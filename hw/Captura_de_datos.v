==> flow/design.v <==
`timescale 1ns / 1ps
module Captura_de_datos(
	input Href,
	input Vsync,
	input Pclk,
	input [7:0]D,
	output reg [14:0]addr,
	output reg [7:0]RGB332,
	output reg write
    );
reg state;
reg countData;
reg [14:0]address;
initial begin
	state <= 0;
	countData <= 0;
	address <= 15'b111111111111111;
end
always @(Vsync)begin
	if(Vsync)begin
		state <= 0;
	end else begin
		state <= 1;
	end
end
always @(posedge Pclk)begin
	if(state)begin
		if(Href)begin
			if(countData == 0)begin
				RGB332[7] <= D[6];
				RGB332[6] <= D[5];
				RGB332[5] <= D[4];
				RGB332[4] <= D[1];
				RGB332[3] <= D[0];
				countData <= 1;
				write <= 0;
			end
			if(countData == 1)begin
				RGB332[2] <= D[7];
				RGB332[1] <= D[4];
				RGB332[0] <= D[3];
				write <= 1;
				addr <= address + 1;
				address <= address + 1;
				countData <= 0;
			end
		end else begin
			write <= 0;
		end
	end else begin
		write <= 0;
	end
end
endmodule
* From RTL to reports: Captura_de_datos
What the tools print for Captura_de_datos, step after step.
Lines are those of the file above, counted from 1.
Operators carry their Yosys type and port widths (W data, S select, Z words).
Cell names lack the library's common part.
A cell with - has no value.
- Design top :: Captura_de_datos
- Clock input :: Pclk
- Standard-cell library :: sky130hd
- Corner :: tt_025C_1v80

* Word level
Counts by Yosys on the flattened word-level netlist (proc, flatten, opt, wreduce; memories kept). Register bits leave out memories and registers merged into their read ports (data or address); mux counts leave out enables and synchronous resets folded into registers. Print and check cells are left out.
- Mux-type cells :: 1
- Reduce/logical cells :: 4
- Bitwise operators :: 3
- $add $sub $neg :: 1
** Operators by type and width (number)
- $add A15 B1 Y15 const B :: 1
- $reduce_and A3 Y1 :: 2
- $not A1 Y1 :: 3
- $reduce_and A2 Y1 :: 1
- $reduce_or A2 Y1 :: 1
- $mux W1 :: 1
- Word-level cells :: 21
- Output and inout port bits :: 24
- Input port bits :: 11
- Register bits :: 40

* Depth
Depth = most cells in a row (Yosys ltp): at word level without a register or memory, in the mapped netlist without a sequential cell, where the memories' decode and read muxes count.
- Word-level depth :: 2
- ABC_AREA :: 1
- Mapped depth :: 6

* After synthesis
The flow's flattened synthesis, as Yosys stat reports it; memories are mapped. The netlist is that of the ABC_AREA named above (0 if unset); the other value can give another one.
- Cell count :: 116
- Mapped flip-flops :: 40
- Synthesis area :: 0.001579 mm2
- Buffer cells :: 0
- Sequential area :: 0.0011911 mm2
** Cell types (number)
- edfxtp_1 :: 39
- nand2_1 :: 22
- inv_1 :: 14
- nand3_1 :: 8
- xnor2_1 :: 4
- nor2_1 :: 7
- xor2_1 :: 3
- nand4_1 :: 4
- dfxtp_1 :: 1
- nand3_2 :: 2
- nand2_2 :: 3
- nor2_2 :: 3
- nor3_1 :: 3
- ha_1 :: 1
- nor2_4 :: 1
- inv_2 :: 1

* Timing after synthesis
OpenSTA on the mapped netlist: ideal clock, no wires. The path of least setup slack (recovery checks aside). Input and output delay are each 20% of the period. Register names are those of the netlist, which keeps one name where synthesis merged equal registers.
- Path type :: in2reg
- From :: in Href
- To :: reg RGB332[0]
- Time at the first pin :: 0.394 ns
- Arrival :: 2.753 ns
- Library setup time :: 0.465 ns
- Path delay :: 2.824 ns
- Path buffers :: 0
- Period :: 1.97 ns
- Slack :: -1.247 ns
- Stages :: 2
- Synthesis period reached :: 3.217 ns
"path delay" is the arrival time less input delay plus setup time.
"stages": output pins that drive a net of the path, with the launching flip-flop's if there is one; two outputs of one cell count as two.
"synthesis period reached" = period - worst setup slack (recovery checks aside). The figure is calculated, with input and output delays left at 20% of the set period.
The rows between start and end are the longest chain of elaborated cells between them; the timing report does not say that the signal goes this way. Where chains are equally long, one stands for them.
Each line given opens the expression or statement behind the cell; cells for indexed reads and writes are added by Yosys, which also makes memories of some case tables.
- Cell sequence :: inv_1 nor3_1
- Cells in the longest elaborated chain :: 1
** Ends and longest elaborated chain, after synthesis
- start, declared :: RTL line 3 : input Href,
- $reduce_and A3 Y1
- end, assigned :: RTL line 41 : RGB332[0] <= D[3];
- end, declared :: RTL line 8 : output reg [7:0]RGB332,

* Timing after layout
Path of least setup slack in the final report of run 1 (OpenROAD, finished layout, wires in). Where an end is a register, its clock arrival counts in the times.
- Path type :: in2reg
- From :: in Vsync
- To :: reg address[7]
- Arrival :: 1.44 ns
- Slack :: 0.60 ns
- Period :: 2.05 ns
- Path buffers :: 2
- Library setup time :: 0.29 ns
- Stages :: 3
- Time at the first pin :: 0.41 ns
The rows between start and end are the longest chain of elaborated cells between them; the timing report does not say that the signal goes this way. Where chains are equally long, one stands for them.
- Cell sequence :: clkdlybuf4s50_1 nor3_4 buf_4
- Cells in the longest elaborated chain :: 2
** Ends and longest elaborated chain, post-layout
- start, declared :: RTL line 4 : input Vsync,
- $not A1 Y1
- $reduce_and A3 Y1
- end, assigned :: RTL line 44 : address <= address + 1;
- end, declared :: RTL line 13 : reg [14:0]address;

# Flow runs of Captura_de_datos

Record of 2 stored runs of the RTL-to-layout flow on Captura_de_datos, platform sky130hd. The runs are unordered. Constraints: input delay and output delay 20% of the set period each, output load 0.01 pF.
"achieved period" is the run's clock period less its worst setup slack. It is reckoned from that one timing run; input and output delays stay at 20% of the period that was set.
"critical path time" is the time allowed to the run's worst setup path (the clock period less input and output delay, where it has them) less its slack. Clock arrival times count: a late capture clock shortens it, a late launch clock lengthens it.
"power consumption" rests on the timing tool's default activity at the inputs, not on a simulated workload.

** Run 1
- Settings :: period_ns=2.05; CORE_UTILIZATION=40; SETUP_SLACK_MARGIN=0.52; HOLD_SLACK_MARGIN=0.16; TNS_END_PERCENT=95; ABC_AREA=1; GPL_TIMING_DRIVEN=0; GPL_ROUTABILITY_DRIVEN=0; CTS_CLUSTER_SIZE=30; MIN_ROUTING_LAYER=met2; MAX_ROUTING_LAYER=met5; CAP_MARGIN=20; CORE_MARGIN=2; SLEW_MARGIN=20
- Chip area in the Yosys report :: 0.001579 mm2
- Worst setup slack after layout :: 0.603 ns
- Utilization of the finished layout :: 56.3 %
- Achieved period :: 1.447 ns
- Total negative slack on setup checks :: 0.000 ns
- Power consumption :: 1487 µW
- Area of the die :: 0.0044662 mm2
- Critical path time :: 1.04 ns
- Worst path kind :: in2reg

** Run 2
- Settings :: period_ns=1.57; CORE_UTILIZATION=56; SETUP_SLACK_MARGIN=0.08; PLACE_DENSITY_LB_ADDON=0.13; CELL_PAD_IN_SITES_GLOBAL_PLACEMENT=0; CELL_PAD_IN_SITES_DETAIL_PLACEMENT=1; GPL_ROUTABILITY_DRIVEN=1; MAX_ROUTING_LAYER=met5; CAP_MARGIN=20; CORE_MARGIN=2; SLEW_MARGIN=20
- Outcome :: unfinished; error DPL-0033 in clock tree synthesis
