==> flow/design.v <==
`timescale 1ns / 1ps
module Down_sampler(
	input [7:0]data_bus,
	input Href,
	input VSync,
	input Pclk,
	output reg DP_RAM_regW,
	output [14:0]DP_RAM_addr_in,
	output reg [7:0]DP_RAM_data_in
    );
reg [7:0]d_latch;
reg href_last;
reg [1:0]cnt;
reg [2:0]hold_red;
reg [2:0]hold_green;
reg [14:0]address;
initial
begin
d_latch<=8'd0;
href_last<=0;
cnt<=2'd0;
hold_red<=3'd0;
hold_green<=3'd0;
address<=15'd0;
end
assign DP_RAM_addr_in=address;
always @(posedge Pclk)
begin
DP_RAM_regW<=0;
	if (VSync==1) begin
		address<=15'd32767;
		href_last<=0;
		cnt<=2'd0;
		end else begin
			if ((href_last==1)&(address != 15'b100101011111111))
				begin
				if (cnt==2'b11) begin
					address<=address+1'b1;
					end
				if (cnt==2'b01) begin
					cnt<=cnt+1'b1;
					end
			end
		end
		DP_RAM_data_in <= {hold_red,hold_green,d_latch[4:3]}; 
		hold_green   <= {d_latch[7],d_latch[6],d_latch[5]};  
      hold_red <= {d_latch[2],d_latch[1],d_latch[0]};
      d_latch <= data_bus;
      href_last <= Href;	
end
endmodule
# Reports on Down_sampler
# What the tools print for Down_sampler, step after step.
# Line numbers count from 1 in the design file above.
# Cell names lack the library's common part.
# A cell with -- has no value.
dict set report design {
  top {Down_sampler}
  clock_port {Pclk}
  lib {sky130hd}
  pvt_corner {tt_025C_1v80}
}

# Elaborated design
# Yosys after proc, flatten, opt, wreduce and memory -nomap, before mapping. Enables and synchronous resets that opt folds into registers are not counted as muxes. Memory bits, and registers merged into a memory's read port (data or address), are not among the register bits. Print and check cells are not counted. Equal cells are merged and count once.
dict set report bits {
  reg_bits 40
  latchBits 0
  mem_bits_rw 0
  romBits 0
  clocked_rd_ports_x_width 0
  memories 0
  inputBits 11
  elab_cells 15
}
dict set report op_classes {
  n_addsub 2
  multipliers 0
  n_div 0
  n_cmp 0
  n_eq 3
  shift 0
  muxes 0
  bitwise 1
  reduce_logical 2
}
# cell count
set op_table {}
lappend op_table {{adder 15 x 1 -> 15 bit (second input constant)} 1}
lappend op_table {{inequality test 15 bit (second input constant)} 1}
lappend op_table {{AND reduction 2 bit} 2}
lappend op_table {{adder 2 x 1 -> 2 bit (second input constant)} 1}
lappend op_table {{== test 2 x 1 -> 1 bit (second input constant)} 1}
lappend op_table {{== test 2 bit (second input constant)} 1}
lappend op_table {{bitwise AND 1 bit} 1}

# Logic depth
# Longest topological path by Yosys (ltp), each cell counted once; first at word level (registers and memories cut), then after technology mapping (sequential cells cut; the memories' decode and read muxes count).
dict set report logic_depth {
  ltp_word 3
  ABC_AREA 0
  depth_mapped 6
  depth_no_buf 5
}

# After synthesis
# Source: synth_stat.txt of the flow (Yosys; design flattened, memories mapped). It holds for the ABC_AREA given above (unset counts as 0); a run with the other value may have another netlist.
# The area totals of this step are shown rounded.
# cell count area_total_um2
set by_type {}
lappend by_type {dfxtp_1 40 800.768}
lappend by_type {nand3_1 12 60.058}
lappend by_type {xnor2_1 6 52.55}
lappend by_type {o21ai_0 9 45.043}
lappend by_type {nand2_1 11 41.29}
lappend by_type {ha_1 3 37.536}
lappend by_type {nand4_1 6 37.536}
lappend by_type {or3_1 6 37.536}
lappend by_type {nor4_1 4 25.024}
lappend by_type {inv_1 5 18.768}
lappend by_type {nor3_1 3 15.014}
lappend by_type {and4bb_1 1 12.512}
lappend by_type {nor3b_2 1 12.512}
lappend by_type {and4_4 1 11.261}
lappend by_type {buf_6 1 11.261}
lappend by_type {buf_2 2 10.01}
lappend by_type {nor3_2 1 10.01}
lappend by_type {o311a_1 1 10.01}
# Other cell types: 14; their cells: 14.
dict set report mapped {
  mapped_cells 127
  synth_area_um2 1340
  seq_area_um2 801
  flip_flops 40
  buffers 5
}

# Path before layout
# OpenSTA on the mapped netlist: ideal clock, no wires. The path of least setup slack (recovery checks aside). Input and output delay are each 20% of the period. Register names are those of the netlist, which keeps one name where synthesis merged equal registers.
dict set report synth_path {
  kind {reg2reg}
  start {reg address[0]}
  end {reg address[8]}
  tclk_ns 2.35
  setup_time_ns 0.127
  t_first_pin_ns 0.000
  t_arrival_ns 1.583
  required_ns 2.223
  setup_slack_ns 0.640
  delay_ns 1.710
  stages 7
  path_buffers 1
  synth_period_reached_ns 1.71
}
# "delay_ns" = arrival - input delay + setup time.
# "stages": output pins that drive a net of the path, with the launching flip-flop's if there is one; two outputs of one cell count as two.
# "synth_period_reached_ns" = period - worst setup slack (recovery checks aside). The figure is calculated, with input and output delays left at 20% of the set period.
# Between the ends stands the longest chain of elaborated cells between them, by number of cells; it is not shown to be the way that was timed. Of several equally long chains one is given.
# A line is the first line of the expression or statement that the cell stems from. Yosys adds cells for indexed reads and writes and turns some case tables into memories.
dict set report synth_between {
  path_cell_list {dfxtp_1 -> ha_1 -> and4_1 -> and4_4 -> buf_6 -> nor3_2 -> or3b_1}
  elab_chain_len 3
}
# item line_no
set synth_lines {}
lappend synth_lines {{from (decl)} 16} ;# reg [14:0]address;
lappend synth_lines {{from (assign)} 31} ;# address<=15'd32767;
lappend synth_lines {{from (assign)} 38} ;# address<=address+1'b1;
lappend synth_lines {{inequality test 15 bit} 35} ;# if ((href_last==1)&(address != 15'b100101011111111))
lappend synth_lines {{bitwise AND 1 bit} 35}
lappend synth_lines {{AND reduction 2 bit} --}
lappend synth_lines {{to (assign)} 31}
lappend synth_lines {{to (assign)} 38}
lappend synth_lines {{to (decl)} 16}

# Worst path after layout
# Path of least setup slack in the final report of run A (OpenROAD, finished layout, wires in). Where an end is a register, its clock arrival counts in the times.
dict set report layout_path {
  kind {reg2reg}
  start {reg address[1]}
  end {reg address[8]}
  tclk_ns 2.17
  setup_time_ns 0.11
  t_first_pin_ns 0.36
  t_arrival_ns 2.19
  required_ns 2.42
  setup_slack_ns 0.23
  stages 6
  path_buffers 0
}
# Between the ends stands the longest chain of elaborated cells between them, by number of cells; it is not shown to be the way that was timed. Of several equally long chains one is given.
dict set report layout_between {
  path_cell_list {dfxtp_1 -> ha_1 -> and4_1 -> and4_4 -> nor3_2 -> or3b_1}
  elab_chain_len 3
}
# item line_no
set layout_lines {}
lappend layout_lines {{from (decl)} 16} ;# reg [14:0]address;
lappend layout_lines {{from (assign)} 31} ;# address<=15'd32767;
lappend layout_lines {{from (assign)} 38} ;# address<=address+1'b1;
lappend layout_lines {{inequality test 15 bit} 35} ;# if ((href_last==1)&(address != 15'b100101011111111))
lappend layout_lines {{bitwise AND 1 bit} 35}
lappend layout_lines {{AND reduction 2 bit} --}
lappend layout_lines {{to (assign)} 31}
lappend layout_lines {{to (assign)} 38}
lappend layout_lines {{to (decl)} 16}

# Settings and measured results of 2 stored flow runs for module Down_sampler (sky130hd), not sorted in any way. The constraints put input and output delay at 20% of the set period each and load the outputs with 0.01 pF.
# "total_power_uw" is the tool's figure for a default switching activity; nothing was simulated.
# Results are given in rounded form.
run="run A" settings period_ns=2.17 CORE_UTILIZATION=65 SETUP_SLACK_MARGIN=0.4 PLACE_DENSITY=0.71 CORE_ASPECT_RATIO=1.02 GPL_ROUTABILITY_DRIVEN=0 CTS_CLUSTER_SIZE=79 CAP_MARGIN=20 CORE_MARGIN=2 SLEW_MARGIN=20
run="run A" results worst_setup_slack_ns=0.232 synthesis_area_um2=1340 total_power_uw=1300 die_um2=2440 stdcell_area_um2=1810 setup_tns_ns=0.000
run="run B" settings period_ns=1.36 CORE_UTILIZATION=36 PLACE_DENSITY_LB_ADDON=0.29 HOLD_SLACK_MARGIN=-0.03 CELL_PAD_IN_SITES_GLOBAL_PLACEMENT=0 CTS_CLUSTER_SIZE=99 CAP_MARGIN=5 SLEW_MARGIN=30 CORE_MARGIN=2
run="run B" results stdcell_area_um2=2230 setup_tns_ns=-0.865 total_power_uw=2250 synthesis_area_um2=1340 worst_setup_slack_ns=-0.125 die_um2=4230
